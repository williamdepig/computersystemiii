==> flow/design.v <==
interface DDR_ift;
    logic [ 63:0] raddr_mem;
    logic [ 63:0] waddr_mem;
    logic [127:0] wdata_mem;
    logic [127:0] rdata_mem;
    logic         rvalid_mem;
    logic         wvalid_mem;
    logic         wen_mem;
    logic         ren_mem;
    logic [ 15:0] wmask_mem;
    modport Master(
        output waddr_mem,
        output raddr_mem,
        output wdata_mem,
        input rdata_mem,
        input rvalid_mem,
        input wvalid_mem,
        output wen_mem,
        output ren_mem,
        output wmask_mem
    );
    modport Slave(
        input waddr_mem,
        input raddr_mem,
        input wdata_mem,
        output rdata_mem,
        output wvalid_mem,
        output rvalid_mem,
        input wen_mem,
        input ren_mem,
        input wmask_mem
    );
endinterface
interface Uart_ift;
    logic [63:0] waddr_mem;
    logic [63:0] raddr_mem;
    logic [63:0] wdata_mem;
    logic [63:0] rdata_mem;
    logic        rvalid_mem;
    logic        wvalid_mem;
    logic        wen_mem;
    logic        ren_mem;
    logic [ 7:0] wmask_mem;
    modport Master(
        output waddr_mem,
        output raddr_mem,
        output wdata_mem,
        input rdata_mem,
        input rvalid_mem,
        input wvalid_mem,
        output wen_mem,
        output ren_mem,
        output wmask_mem
    );
    modport Slave(
        input waddr_mem,
        input raddr_mem,
        input wdata_mem,
        output rdata_mem,
        output rvalid_mem,
        output wvalid_mem,
        input wen_mem,
        input ren_mem,
        input wmask_mem
    );
endinterface
module CacheWriteBuffer #(
    parameter integer ADDR_WIDTH = 64,
    parameter integer DATA_WIDTH = 64,
    parameter integer BANK_NUM   = 4
) (
    input                            clk,
    input                            rstn,
    input  [         ADDR_WIDTH-1:0] addr_wb,
    input  [BANK_NUM*DATA_WIDTH-1:0] data_wb,
    output                           busy_wb,
    input                            need_wb,
    input                            miss_cache,
    output [  ADDR_WIDTH-1:0] addr_mem,
    output [DATA_WIDTH*2-1:0] data_mem,
    input [$clog2(BANK_NUM)-2:0] bank_index,
    input                        finish_wb
);
    reg                           busy;
    reg [         ADDR_WIDTH-1:0] addr;
    reg [DATA_WIDTH*BANK_NUM-1:0] data;
    always @(posedge clk) begin
        if (~rstn) begin
            addr <= {ADDR_WIDTH{1'b0}};
            data <= {BANK_NUM * DATA_WIDTH{1'b0}};
            busy <= 1'b0;
        end else if (miss_cache & need_wb) begin
            addr <= addr_wb;
            data <= data_wb;
            busy <= 1'b1;
        end else if (finish_wb) begin
            busy <= 1'b0;
        end
    end
    assign busy_wb  = busy;
    assign addr_mem = addr;
    wire [2*DATA_WIDTH-1:0] word[BANK_NUM/2-1:0];
    genvar i;
    generate
        for (i = 0; i < BANK_NUM / 2; i = i + 1) begin
            assign word[i] = data[(i*2+2)*DATA_WIDTH-1:i*2*DATA_WIDTH];
        end
    endgenerate
    assign data_mem = word[bank_index];
endmodule
# --- Step by step through the tools: CacheWriteBuffer ---
# The steps from the RTL of CacheWriteBuffer to its reports follow in flow order.
# Line numbers count from 1 in the design file above.
# Operators carry their Yosys type and port widths (W data, S select, Z words).
# Cell names lack the library's common part.
design:
  design: "CacheWriteBuffer"
  clk_port: "clk"
  library: "sky130hd"
  pvt_corner: "tt_025C_1v80"

# --- After elaboration ---
# Source: Yosys, flattened and elaborated. Widths are those after wreduce. Registers that Yosys merges into a memory's read port (data or address) are not register bits. Print and check cells do not count. Equal cells are merged and count once.
word_totals:
  register_bits: 321
  elab_cells: 9
op_classes:
  reduce_logical: 1
  mux: 3
  logic: 2
op_table:
  columns: ["operator", "n"]
  rows:
  - ["$pmux W128 S2", 1]
  - ["$reduce_bool A2 Y1", 1]
  - ["$mux W1", 2]
  - ["$and A1 B1 Y1", 1]
  - ["$not A1 Y1", 1]

# --- Logic depth ---
# Yosys ltp: most cells in a row. Word level: on the elaborated netlist, between registers, memories and ports. Mapped: between sequential cells and ports; inverters and the memories' decode and read muxes count.
depth:
  ltp_word: 2
  abc_area: 0
  ltp_mapped: 6

# --- Netlist ---
# Yosys stat after the flow's synthesis: flattened, memories mapped to cells. It holds for the ABC_AREA given above (unset counts as 0); a run with the other value may have another netlist.
# The area totals of this step are shown rounded.
mapped:
  sequential_area_um2: 6400
  n_buf: 193
  synth_area_um2: 14000
  ff_cells: 321
  stdcells: 1605
by_type:
  columns: ["cell_type", "n", "area_total_um2"]
  rows:
  - ["dfxtp_1", 321, 6.43E+03]
  - ["nand4_1", 320, 2001.92]
  - ["mux2_2", 128, 1.44E+03]
  - ["o21ai_0", 260, 1.3E+03]
  - ["nand2_1", 320, 1.2E+03]
  - ["clkbuf_1", 113, 424.157]
  - ["buf_6", 27, 304.042]
  - ["o21ai_1", 60, 300.288]
  - ["buf_2", 51, 255.245]
  - ["buf_4", 1, 7.507]
  - ["o21a_1", 1, 7.507]
  - ["and2_1", 1, 6.256]
  - ["nor2b_1", 1, 6.256]
  - ["buf_1", 1, 3.754]

# --- Path before layout ---
# Path of least setup slack by OpenSTA after synthesis, without wires, with an ideal clock, recovery checks aside; 20% of the period is set as input and as output delay. Where synthesis merged equal registers, the netlist keeps one of their names.
synth_path:
  kind: "input to output"
  start: "input port bank_index[0]"
  end: "output port data_mem[100]"
  n_path_buf: 2
  input_delay_ns: 0.282
  tclk_ns: 1.41
  path_slack_ns: 0.026
  stages: 3
  t_first_pin_ns: 0.282
  delay_ns: 0.820
  t_arrival_ns: 1.102
  t_required_ns: 1.128
  synth_period_reached_ns: 1.384
# "delay_ns" is the arrival time less input delay plus setup time.
# A path that ends at an output port has no setup time.
# "stages" counts driving pins, that of a launching flip-flop among them; a cell with two outputs on the path counts twice.
# "synth_period_reached_ns" = period - worst setup slack (recovery checks aside). The figure is calculated, with input and output delays left at 20% of the set period.
# Between the ends stands the longest chain of elaborated cells between them, by number of cells; it is not shown to be the way that was timed. Of several equally long chains one is given.
# A line is the first line of the expression or statement that the cell stems from. Yosys adds cells for indexed reads and writes and turns some case tables into memories.
synth_via:
  cell_sequence: "clkbuf_1 -> buf_2 -> mux2_2"
  elab_chain_len: 2
  cone_cells: 2
  cone_classes: "mux: 1; logic: 1"
synth_rtl:
  columns: ["element", "line", "text"]
  rows:
  - ["start: declaration", 81, "input [$clog2(BANK_NUM)-2:0] bank_index,"]
  - ["$not A1 Y1", 109, "assign data_mem = word[bank_index];"]
  - ["$pmux W128 S2", 109, null]
  - ["end: declaration", 80, "output [DATA_WIDTH*2-1:0] data_mem,"]

# --- Timing after layout ---
# From the final timing report of stored run 1: the path of least setup slack in the routed layout; clock arrival at registers is part of the times.
layout_path:
  kind: "input to output"
  start: "input port bank_index[0]"
  end: "output port data_mem[8]"
  t_required_ns: 2.17
  n_path_buf: 3
  stages: 4
  input_delay_ns: 0.54
  tclk_ns: 2.71
  path_slack_ns: 0.10
  t_first_pin_ns: 0.54
  t_arrival_ns: 2.07
# Between the ends stands the longest chain of elaborated cells between them, by number of cells; it is not shown to be the way that was timed. Of several equally long chains one is given.
layout_via:
  cell_sequence: "clkbuf_4 -> buf_2 -> mux2_2 -> clkdlybuf4s50_1"
  elab_chain_len: 2
  cone_cells: 2
  cone_classes: "mux: 1; logic: 1"
layout_rtl:
  columns: ["element", "line", "text"]
  rows:
  - ["start: declaration", 81, "input [$clog2(BANK_NUM)-2:0] bank_index,"]
  - ["$not A1 Y1", 109, "assign data_mem = word[bank_index];"]
  - ["$pmux W128 S2", 109, null]
  - ["end: declaration", 80, "output [DATA_WIDTH*2-1:0] data_mem,"]

# Module CacheWriteBuffer, platform sky130hd: 2 stored runs of the flow (Yosys, OpenROAD) with differing settings, in no particular order. Input and output delays are each 20% of the period that was set; the output load is 0.01 pF.
# By "achieved_clock_period_ns" is meant the clock period of the run minus its worst setup slack. This is arithmetic on one report: input and output delays are still those of the set period (20% each).
# "worst_path_allowed_less_slack_ns" means the part of the period allowed to the worst setup path (the constraints hold back 20% at inputs and 20% at outputs) less its slack; where the path has registers, the arrival times of their clocks count too.
# By "power_mw" is meant OpenSTA's value without simulated activity: inputs other than the clock are taken to toggle once in ten clock periods, and the tool carries that through the logic.
# Values from the reports are rounded here.
runs:
  - name: "stored run 1"
    settings:
      period_ns: 2.71
      CORE_UTILIZATION: 49
      PLACE_DENSITY_LB_ADDON: 0.26
      CORE_MARGIN: 10
      ABC_AREA: 0
      GPL_TIMING_DRIVEN: 0
      CTS_CLUSTER_SIZE: 78
      CTS_CLUSTER_DIAMETER: 203
      MIN_ROUTING_LAYER: "met2"
      MAX_ROUTING_LAYER: "met5"
      CAP_MARGIN: 20
      SLEW_MARGIN: 20
    results:
      util_pct: 71
      tns_ns: 0.000
      synthesis_area_um2: 14000
      achieved_clock_period_ns: 2.614
      hold_worst_slack_ns: 0.45
      worst_path_allowed_less_slack_ns: 1.53
      worstPathKind: "input to output"
      fin_ws_ns: 0.096
      power_mw: 9.2
      total_die_area_um2: 35000
      finish.stdcell_area_um2: 20000
  - name: "stored run 2"
    settings:
      period_ns: 1.78
      CORE_UTILIZATION: 49
      PLACE_DENSITY_LB_ADDON: 0.26
      CORE_MARGIN: 2
      CELL_PAD_IN_SITES_DETAIL_PLACEMENT: 0
      ABC_AREA: 1
      CTS_CLUSTER_DIAMETER: 124
      CAP_MARGIN: 0
      MIN_ROUTING_LAYER: "met2"
      SLEW_MARGIN: 20
    results:
      synthesis_area_um2: 14000
      power_mw: 19
      achieved_clock_period_ns: 1.777
      hold_worst_slack_ns: 0.21
      finish.stdcell_area_um2: 21000
      util_pct: 73
      fin_ws_ns: 0.003
      tns_ns: 0.000
      worst_path_allowed_less_slack_ns: 1.42
      worstPathKind: "register to output"
      total_die_area_um2: 31000
